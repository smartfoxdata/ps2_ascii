==> flow/design.v <==
module ps2_scan2ascii(clk, ps2_code_new, ps2_code, ascii_code_new, ascii_code);
  input clk;
  input ps2_code_new;
  input [7:0] ps2_code;
  output ascii_code_new;
  output [7:0] ascii_code;
  parameter
  ST_MAKE=0,
  ST_BREAK=1;
  reg state=0, next_state=0;
  reg ps2_code_new_q=0;
  reg [7:0] ps2_code_q=0;
  reg capstoggle=0, capslock=0;
  reg shift=0;
  reg ascii_code_new=0;
  reg [7:0] ascii_code=0;
  reg [15:0] make_code=0;
  reg ps2_ready=0;
  reg ascii_ready=0;
  always @(posedge clk) begin
    ps2_code_new_q <= ps2_code_new;
  end
  always @(*)
    ps2_ready = ps2_code_new==1 && ps2_code_new_q==0;
  always @(posedge clk) begin
    state <= next_state;
  end
  always @(*) begin
    next_state = state;
    case (state)
      ST_MAKE: begin  
        if (ps2_ready) begin
          if (ps2_code == 8'hF0)
            next_state = ST_BREAK;
          else
            next_state = ST_MAKE;
        end
      end      
      ST_BREAK: begin  
        if (ps2_ready) begin
          if (ps2_code == 8'hE0)
            next_state = ST_BREAK;
          else begin
            next_state = ST_MAKE;
          end
        end
      end
      default: next_state = ST_MAKE;
    endcase
  end
  always @(posedge clk) begin
    if (state == ST_MAKE && ps2_ready==1) begin
      if (ps2_code == 8'h58) begin
        if (capstoggle==0) begin          
          capstoggle <= 1;
        end
      end
      if (ps2_code == 8'h12 || ps2_code == 8'h59)
        shift <= ~shift;
    end
    else if (state == ST_BREAK && ps2_ready==1) begin
      if (ps2_code == 8'h58) begin
        if (capstoggle==1) begin
          capslock <= ~capslock;
        end
        capstoggle <= 0;
      end
      if (ps2_code == 8'h12 || ps2_code == 8'h59)
        shift <= 0;
    end
  end
  always @(posedge clk) begin
    if (ps2_ready && state == ST_MAKE) begin
      case (ps2_code)
        8'hF0,8'h58,8'h12,8'h59: make_code <= make_code;
        8'hE0: make_code <= {ps2_code, make_code[7:0]};
        default: make_code <= {make_code[15:8], ps2_code};
      endcase
    end
    else if (ascii_ready && state == ST_BREAK)
      make_code <= 16'h0;
  end
  always @(*)
    ascii_ready = state==ST_BREAK && ps2_ready==1 && ascii_code!=0;
  always @(posedge clk) begin
    ascii_code_new <= ascii_ready;
    if (make_code[15:8]==8'hE0) begin
      ascii_code <= {1'b1,make_code[6:0]};
    end
    else if (make_code[7:0]==8'h76)
      ascii_code <= 8'h1B;  
    else if (make_code[7:0]==8'h66)
      ascii_code <= 8'h08;  
    else if (make_code[7:0]==8'h5A)
      ascii_code <= 8'h0D;  
    else if (make_code[7:0]==8'h29)
      ascii_code <= 8'h20;  
    else begin
      if (shift==0) begin  
        casex ({capslock,make_code[7:0]})
          9'hx_45: ascii_code <= 8'h30;  
          9'hx_16: ascii_code <= 8'h31;  
          9'hx_1E: ascii_code <= 8'h32;  
          9'hx_26: ascii_code <= 8'h33;  
          9'hx_25: ascii_code <= 8'h34;  
          9'hx_2E: ascii_code <= 8'h35;  
          9'hx_36: ascii_code <= 8'h36;  
          9'hx_3D: ascii_code <= 8'h37;  
          9'hx_3E: ascii_code <= 8'h38;  
          9'hx_46: ascii_code <= 8'h39;  
          9'hx_52: ascii_code <= 8'h27;  
          9'hx_41: ascii_code <= 8'h2C;  
          9'hx_4E: ascii_code <= 8'h2D;  
          9'hx_49: ascii_code <= 8'h2E;  
          9'hx_4A: ascii_code <= 8'h2F;  
          9'hx_4C: ascii_code <= 8'h3B;  
          9'hx_55: ascii_code <= 8'h3D;  
          9'hx_54: ascii_code <= 8'h5B;  
          9'hx_5D: ascii_code <= 8'h5C;  
          9'hx_5B: ascii_code <= 8'h5D;  
          9'hx_0E: ascii_code <= 8'h60;  
          9'h0_1C: ascii_code <= 8'h61;  
          9'h0_32: ascii_code <= 8'h62;  
          9'h0_21: ascii_code <= 8'h63;  
          9'h0_23: ascii_code <= 8'h64;  
          9'h0_24: ascii_code <= 8'h65;  
          9'h0_2B: ascii_code <= 8'h66;  
          9'h0_34: ascii_code <= 8'h67;  
          9'h0_33: ascii_code <= 8'h68;  
          9'h0_43: ascii_code <= 8'h69;  
          9'h0_3B: ascii_code <= 8'h6A;  
          9'h0_42: ascii_code <= 8'h6B;  
          9'h0_4B: ascii_code <= 8'h6C;  
          9'h0_3A: ascii_code <= 8'h6D;  
          9'h0_31: ascii_code <= 8'h6E;  
          9'h0_44: ascii_code <= 8'h6F;  
          9'h0_4D: ascii_code <= 8'h70;  
          9'h0_15: ascii_code <= 8'h71;  
          9'h0_2D: ascii_code <= 8'h72;  
          9'h0_1B: ascii_code <= 8'h73;  
          9'h0_2C: ascii_code <= 8'h74;  
          9'h0_3C: ascii_code <= 8'h75;  
          9'h0_2A: ascii_code <= 8'h76;  
          9'h0_1D: ascii_code <= 8'h77;  
          9'h0_22: ascii_code <= 8'h78;  
          9'h0_35: ascii_code <= 8'h79;  
          9'h0_1A: ascii_code <= 8'h7A;  
          9'h1_1C: ascii_code <= 8'h41;  
          9'h1_32: ascii_code <= 8'h42;  
          9'h1_21: ascii_code <= 8'h43;  
          9'h1_23: ascii_code <= 8'h44;  
          9'h1_24: ascii_code <= 8'h45;  
          9'h1_2B: ascii_code <= 8'h46;  
          9'h1_34: ascii_code <= 8'h47;  
          9'h1_33: ascii_code <= 8'h48;  
          9'h1_43: ascii_code <= 8'h49;  
          9'h1_3B: ascii_code <= 8'h4A;  
          9'h1_42: ascii_code <= 8'h4B;  
          9'h1_4B: ascii_code <= 8'h4C;  
          9'h1_3A: ascii_code <= 8'h4D;  
          9'h1_31: ascii_code <= 8'h4E;  
          9'h1_44: ascii_code <= 8'h4F;  
          9'h1_4D: ascii_code <= 8'h50;  
          9'h1_15: ascii_code <= 8'h51;  
          9'h1_2D: ascii_code <= 8'h52;  
          9'h1_1B: ascii_code <= 8'h53;  
          9'h1_2C: ascii_code <= 8'h54;  
          9'h1_3C: ascii_code <= 8'h55;  
          9'h1_2A: ascii_code <= 8'h56;  
          9'h1_1D: ascii_code <= 8'h57;  
          9'h1_22: ascii_code <= 8'h58;  
          9'h1_35: ascii_code <= 8'h59;  
          9'h1_1A: ascii_code <= 8'h5A;  
          default: ascii_code <= 8'h00;
        endcase
      end
      else if (shift == 1) begin  
        casex ({capslock,make_code[7:0]})
          9'hx_16: ascii_code <= 8'h21;  
          9'hx_52: ascii_code <= 8'h22;  
          9'hx_26: ascii_code <= 8'h23;  
          9'hx_25: ascii_code <= 8'h24;  
          9'hx_2E: ascii_code <= 8'h25;  
          9'hx_3D: ascii_code <= 8'h26;  
          9'hx_46: ascii_code <= 8'h28;  
          9'hx_45: ascii_code <= 8'h29;  
          9'hx_3E: ascii_code <= 8'h2A;  
          9'hx_55: ascii_code <= 8'h2B;  
          9'hx_4C: ascii_code <= 8'h3A;  
          9'hx_41: ascii_code <= 8'h3C;  
          9'hx_49: ascii_code <= 8'h3E;  
          9'hx_4A: ascii_code <= 8'h3F;  
          9'hx_1E: ascii_code <= 8'h40;  
          9'hx_36: ascii_code <= 8'h5E;  
          9'hx_4E: ascii_code <= 8'h5F;  
          9'hx_54: ascii_code <= 8'h7B;  
          9'hx_5D: ascii_code <= 8'h7C;  
          9'hx_5B: ascii_code <= 8'h7D;  
          9'hx_0E: ascii_code <= 8'h7E;  
          9'h1_1C: ascii_code <= 8'h61;  
          9'h1_32: ascii_code <= 8'h62;  
          9'h1_21: ascii_code <= 8'h63;  
          9'h1_23: ascii_code <= 8'h64;  
          9'h1_24: ascii_code <= 8'h65;  
          9'h1_2B: ascii_code <= 8'h66;  
          9'h1_34: ascii_code <= 8'h67;  
          9'h1_33: ascii_code <= 8'h68;  
          9'h1_43: ascii_code <= 8'h69;  
          9'h1_3B: ascii_code <= 8'h6A;  
          9'h1_42: ascii_code <= 8'h6B;  
          9'h1_4B: ascii_code <= 8'h6C;  
          9'h1_3A: ascii_code <= 8'h6D;  
          9'h1_31: ascii_code <= 8'h6E;  
          9'h1_44: ascii_code <= 8'h6F;  
          9'h1_4D: ascii_code <= 8'h70;  
          9'h1_15: ascii_code <= 8'h71;  
          9'h1_2D: ascii_code <= 8'h72;  
          9'h1_1B: ascii_code <= 8'h73;  
          9'h1_2C: ascii_code <= 8'h74;  
          9'h1_3C: ascii_code <= 8'h75;  
          9'h1_2A: ascii_code <= 8'h76;  
          9'h1_1D: ascii_code <= 8'h77;  
          9'h1_22: ascii_code <= 8'h78;  
          9'h1_35: ascii_code <= 8'h79;  
          9'h1_1A: ascii_code <= 8'h7A;  
          9'h0_1C: ascii_code <= 8'h41;  
          9'h0_32: ascii_code <= 8'h42;  
          9'h0_21: ascii_code <= 8'h43;  
          9'h0_23: ascii_code <= 8'h44;  
          9'h0_24: ascii_code <= 8'h45;  
          9'h0_2B: ascii_code <= 8'h46;  
          9'h0_34: ascii_code <= 8'h47;  
          9'h0_33: ascii_code <= 8'h48;  
          9'h0_43: ascii_code <= 8'h49;  
          9'h0_3B: ascii_code <= 8'h4A;  
          9'h0_42: ascii_code <= 8'h4B;  
          9'h0_4B: ascii_code <= 8'h4C;  
          9'h0_3A: ascii_code <= 8'h4D;  
          9'h0_31: ascii_code <= 8'h4E;  
          9'h0_44: ascii_code <= 8'h4F;  
          9'h0_4D: ascii_code <= 8'h50;  
          9'h0_15: ascii_code <= 8'h51;  
          9'h0_2D: ascii_code <= 8'h52;  
          9'h0_1B: ascii_code <= 8'h53;  
          9'h0_2C: ascii_code <= 8'h54;  
          9'h0_3C: ascii_code <= 8'h55;  
          9'h0_2A: ascii_code <= 8'h56;  
          9'h0_1D: ascii_code <= 8'h57;  
          9'h0_22: ascii_code <= 8'h58;  
          9'h0_35: ascii_code <= 8'h59;  
          9'h0_1A: ascii_code <= 8'h5A;  
          default: ascii_code <= 8'h00;
        endcase
      end
    end
  end
endmodule
# From RTL to reports: ps2_scan2ascii
# What the tools print for ps2_scan2ascii, step after step.
# Line numbers count from 1 in the design file above.
# Operators: Yosys type, input widths -> output width; for muxes data width and select width s.
# Cell names lack the library's common part.
design:
  top: "ps2_scan2ascii"
  clock_port: "clk"
  cell_library: "sky130hd"
  pvt_corner: "tt_025C_1v80"

# Word-level counts
# Counts by Yosys on the flattened word-level netlist (proc, flatten, opt, wreduce; memories kept). Register bits leave out memories and registers merged into their read ports (data or address). Print and check cells are left out. Cells with the same type and inputs are merged into one.
word_totals:
  out_inout_bits: 9
  ramBits: 0
  clocked_rd_ports_x_width: 0
  input_bits: 10
  ff_bits: 30
  romBits: 0
  elab_cells: 142
  latchBits: 0
  mem_count: 0
op_classes:
  n_div: 0
  multipliers: 0
  add_sub_neg: 0
  eq_ne: 88
  compare: 0
  mux: 24
  n_shift: 0
  n_logic: 5
  n_reduce_logical: 15
ops:
  columns: ["operator", "count"]
  rows:
  - ["$pmux 7 s73", 2]
  - ["$eq 9x9->1 const B", 26]
  - ["$eq 9x6->1 const B", 16]
  - ["$eq 8x7->1 const B", 17]
  - ["$eq 8x6->1 const B", 7]
  - ["$eq 9x5->1 const B", 5]
  - ["$eq 9x7->1 const B", 5]
  - ["$mux 7", 6]
  - ["$pmux 16 s2", 1]
  - ["$mux 16", 2]
  - ["$eq 8x5->1 const B", 3]
  - ["$eq 8x8->1 const B", 3]
  - ["$mux 1", 12]
  - ["$reduce_and 3->1", 3]
  - ["$ne 2x2->1 const B", 4]
  - ["$eq 8x4->1 const B", 1]
  - ["$reduce_bool 8->1", 1]
  - ["$logic_and 1x1->1", 5]
  - ["$not 1->1", 5]
  - ["$reduce_bool 2->1", 2]
  - ["$reduce_and 4->1", 1]
  - ["$reduce_or 4->1", 1]
  - ["$ne 2x1->1 const B", 1]
  - ["$reduce_and 2->1", 1]
  - ["$pmux 1 s2", 1]
  - ["$logic_or 1x1->1", 1]

# Depth
# Longest topological path by Yosys (ltp), each cell counted once; first at word level (registers and memories cut), then after technology mapping (sequential cells cut; the memories' decode and read muxes count).
logic_depth:
  ltp_word: 8
  abc_area: 0
  ltp_mapped: 9
  mapped_depth_nobuf: 7

# Mapped cells and area
# The flow's flattened synthesis, as Yosys stat reports it; memories are mapped. The netlist is that of the ABC_AREA named above (0 if unset); the other value can give another one.
types:
  columns: ["cell_type", "count", "area_total_um2"]
  rows:
  - ["edfxtp_1", 19, 570.547]
  - ["dfxtp_1", 11, 220.211]
  - ["nor2_1", 35, 131.376]
  - ["a21oi_1", 22, 110.106]
  - ["nor4_1", 13, 81.328]
  - ["nand2_1", 20, 75.072]
  - ["o21ai_0", 15, 75.072]
  - ["o22ai_1", 11, 68.816]
  - ["buf_2", 13, 65.062]
  - ["nand2b_1", 10, 62.56]
  - ["a211oi_1", 8, 60.058]
  - ["nor3_1", 12, 60.058]
  - ["nand4bb_1", 4, 45.043]
  - ["a31oi_1", 7, 43.792]
  - ["nor4b_1", 5, 43.792]
  - ["clkbuf_1", 11, 41.29]
  - ["clkbuf_8", 3, 41.29]
  - ["or4b_1", 4, 40.038]
# Not listed: further types 50, cells in them 111.
mapped:
  mapped_area_um2: 2721.4
  n_buf: 33
  cell_count: 334
  seq_area_um2: 790.8
  flip_flops: 30

# Timing after synthesis
# Path of least setup slack by OpenSTA after synthesis, without wires, with an ideal clock, recovery checks aside; 20% of the period is set as input and as output delay. Where synthesis merged equal registers, the netlist keeps one of their names.
synth_timing:
  kind: "input-to-reg"
  start: "input ps2_code[0]"
  end: "register make_code[10]"
  slack_ps: 859
  required_ps: 2670
  n_path_buf: 0
  launch_ps: 608
  clock_period_ps: 3040
  input_delay_ps: 608
  path_stages: 4
  setup_ps: 370
  arrival_ps: 1811
  path_delay_ps: 1573
  synth_period_reached_ps: 2181
# "path_delay_ps" = arrival - input delay + setup time.
# "path_stages": output pins that drive a net of the path, with the launching flip-flop's if there is one; two outputs of one cell count as two.
# "synth_period_reached_ps" is the clock period less the worst setup slack; recovery checks do not enter. This is arithmetic on one report: input and output delays are still those of the set period (20% each).
# Between the ends stands the longest chain of elaborated cells between them, by number of cells; it is not shown to be the way that was timed. Of several equally long chains one is given.
# Each line given opens the expression or statement behind the cell; cells for indexed reads and writes are added by Yosys, which also makes memories of some case tables.
# At most two assigning lines are given for a register; there are more.
# Only ways into the end's enable, where the timed path ends, are counted here.
synth_between:
  path_cell_list: "nor4b_1 > nand4b_1 > o21a_1 > nor2_1"
  elab_chain_cells: 4
  cells_between: 9
  cone_classes: "7 x eq/ne; 2 x reduce/logical"
synth_rtl:
  columns: ["element", "line_no", "source"]
  rows:
  - ["from (decl)", 4, "input [7:0] ps2_code;"]
  - ["$eq 8x7->1", 74, "case (ps2_code)"]
  - ["$reduce_or 4->1", 74, null]
  - ["$ne 2x2->1", null, null]
  - ["$reduce_and 3->1", null, null]
  - ["to (assign)", 75, "8'hF0,8'h58,8'h12,8'h59: make_code <= make_code;"]
  - ["to (assign)", 76, "8'hE0: make_code <= {ps2_code, make_code[7:0]};"]
  - ["to (decl)", 17, "reg [15:0] make_code=0;"]

# Worst path after layout
# From the final timing report of flow run 2: the path of least setup slack in the routed layout; clock arrival at registers is part of the times.
# The report prints the path's times to 10 ps; the period is as set.
layout_timing:
  kind: "input-to-reg"
  start: "input ps2_code[1]"
  end: "register make_code[6]"
  n_path_buf: 1
  slack_ps: 250
  input_delay_ps: 540
  required_ps: 2590
  launch_ps: 540
  arrival_ps: 2340
  path_stages: 6
  clock_period_ps: 2680
  setup_ps: 360
# Between the ends stands the longest chain of elaborated cells between them, by number of cells; it is not shown to be the way that was timed. Of several equally long chains one is given.
# At most two assigning lines are given for a register; there are more.
# Only ways into the end's enable, where the timed path ends, are counted here.
layout_between:
  path_cell_list: "clkdlybuf4s50_1 > and4b_1 > o2111ai_1 > o2111a_1 > nor2_1 > nor2_1"
  elab_chain_cells: 4
  cells_between: 9
  cone_classes: "7 x eq/ne; 2 x reduce/logical"
layout_rtl:
  columns: ["element", "line_no", "source"]
  rows:
  - ["from (decl)", 4, "input [7:0] ps2_code;"]
  - ["$eq 8x7->1", 74, "case (ps2_code)"]
  - ["$reduce_or 4->1", 74, null]
  - ["$ne 2x2->1", null, null]
  - ["$reduce_and 3->1", null, null]
  - ["to (assign)", 75, "8'hF0,8'h58,8'h12,8'h59: make_code <= make_code;"]
  - ["to (assign)", 76, "8'hE0: make_code <= {ps2_code, make_code[7:0]};"]
  - ["to (decl)", 17, "reg [15:0] make_code=0;"]

# Module ps2_scan2ascii, platform sky130hd: 2 stored runs of the flow (Yosys, OpenROAD) with differing settings, in no particular order. Input and output delays are each 20% of the period that was set; the output load is 0.01 pF.
# "timing.achieved_period_ps" means the clock period less the worst setup slack. The figure is calculated, with input and output delays left at 20% of the set period.
# "worst_path_allowed_less_slack_ps": the worst setup path's part of the clock period (all of it between registers, 20% less for each end at a port) less its slack. A launch clock that arrives late makes it longer, a capture clock that arrives late makes it shorter.
# By "total_power_uw" is meant OpenSTA's value without simulated activity: inputs other than the clock are taken to toggle once in ten clock periods, and the tool carries that through the logic.
# "worst_path_allowed_less_slack_ps" is known to 10 ps.
runs:
  - name: "flow run 1"
    settings:
      period_ns: 1.59
      CORE_UTILIZATION: 72
      PLACE_DENSITY_LB_ADDON: 0.25
      CELL_PAD_IN_SITES_DETAIL_PLACEMENT: 1
      GPL_TIMING_DRIVEN: 1
      GPL_ROUTABILITY_DRIVEN: 0
      CTS_CLUSTER_SIZE: 32
      CAP_MARGIN: 35
      MIN_ROUTING_LAYER: "met1"
      MAX_ROUTING_LAYER: "met5"
      CORE_MARGIN: 2
      SLEW_MARGIN: 20
    outcome: "did not finish, placement stopped with DPL-0038"
  - name: "flow run 2"
    settings:
      period_ns: 2.68
      CORE_UTILIZATION: 17
      PLACE_DENSITY_LB_ADDON: 0.18
      CORE_MARGIN: 6
      TNS_END_PERCENT: 5
      GPL_ROUTABILITY_DRIVEN: 0
      CTS_CLUSTER_DIAMETER: 158
      CAP_MARGIN: 20
      SLEW_MARGIN: 20
    results:
      dieArea_um2: 19187.8
      ys_area_um2: 2721.4
      stdcell_area_um2: 3503.4
      timing.achieved_period_ps: 2430
      finish.utilization_pct: 22.7
      worst_path_allowed_less_slack_ps: 1890
      critical_path_type: "input-to-reg"
      total_power_uw: 1289
      worstSetupSlack_ps: 250
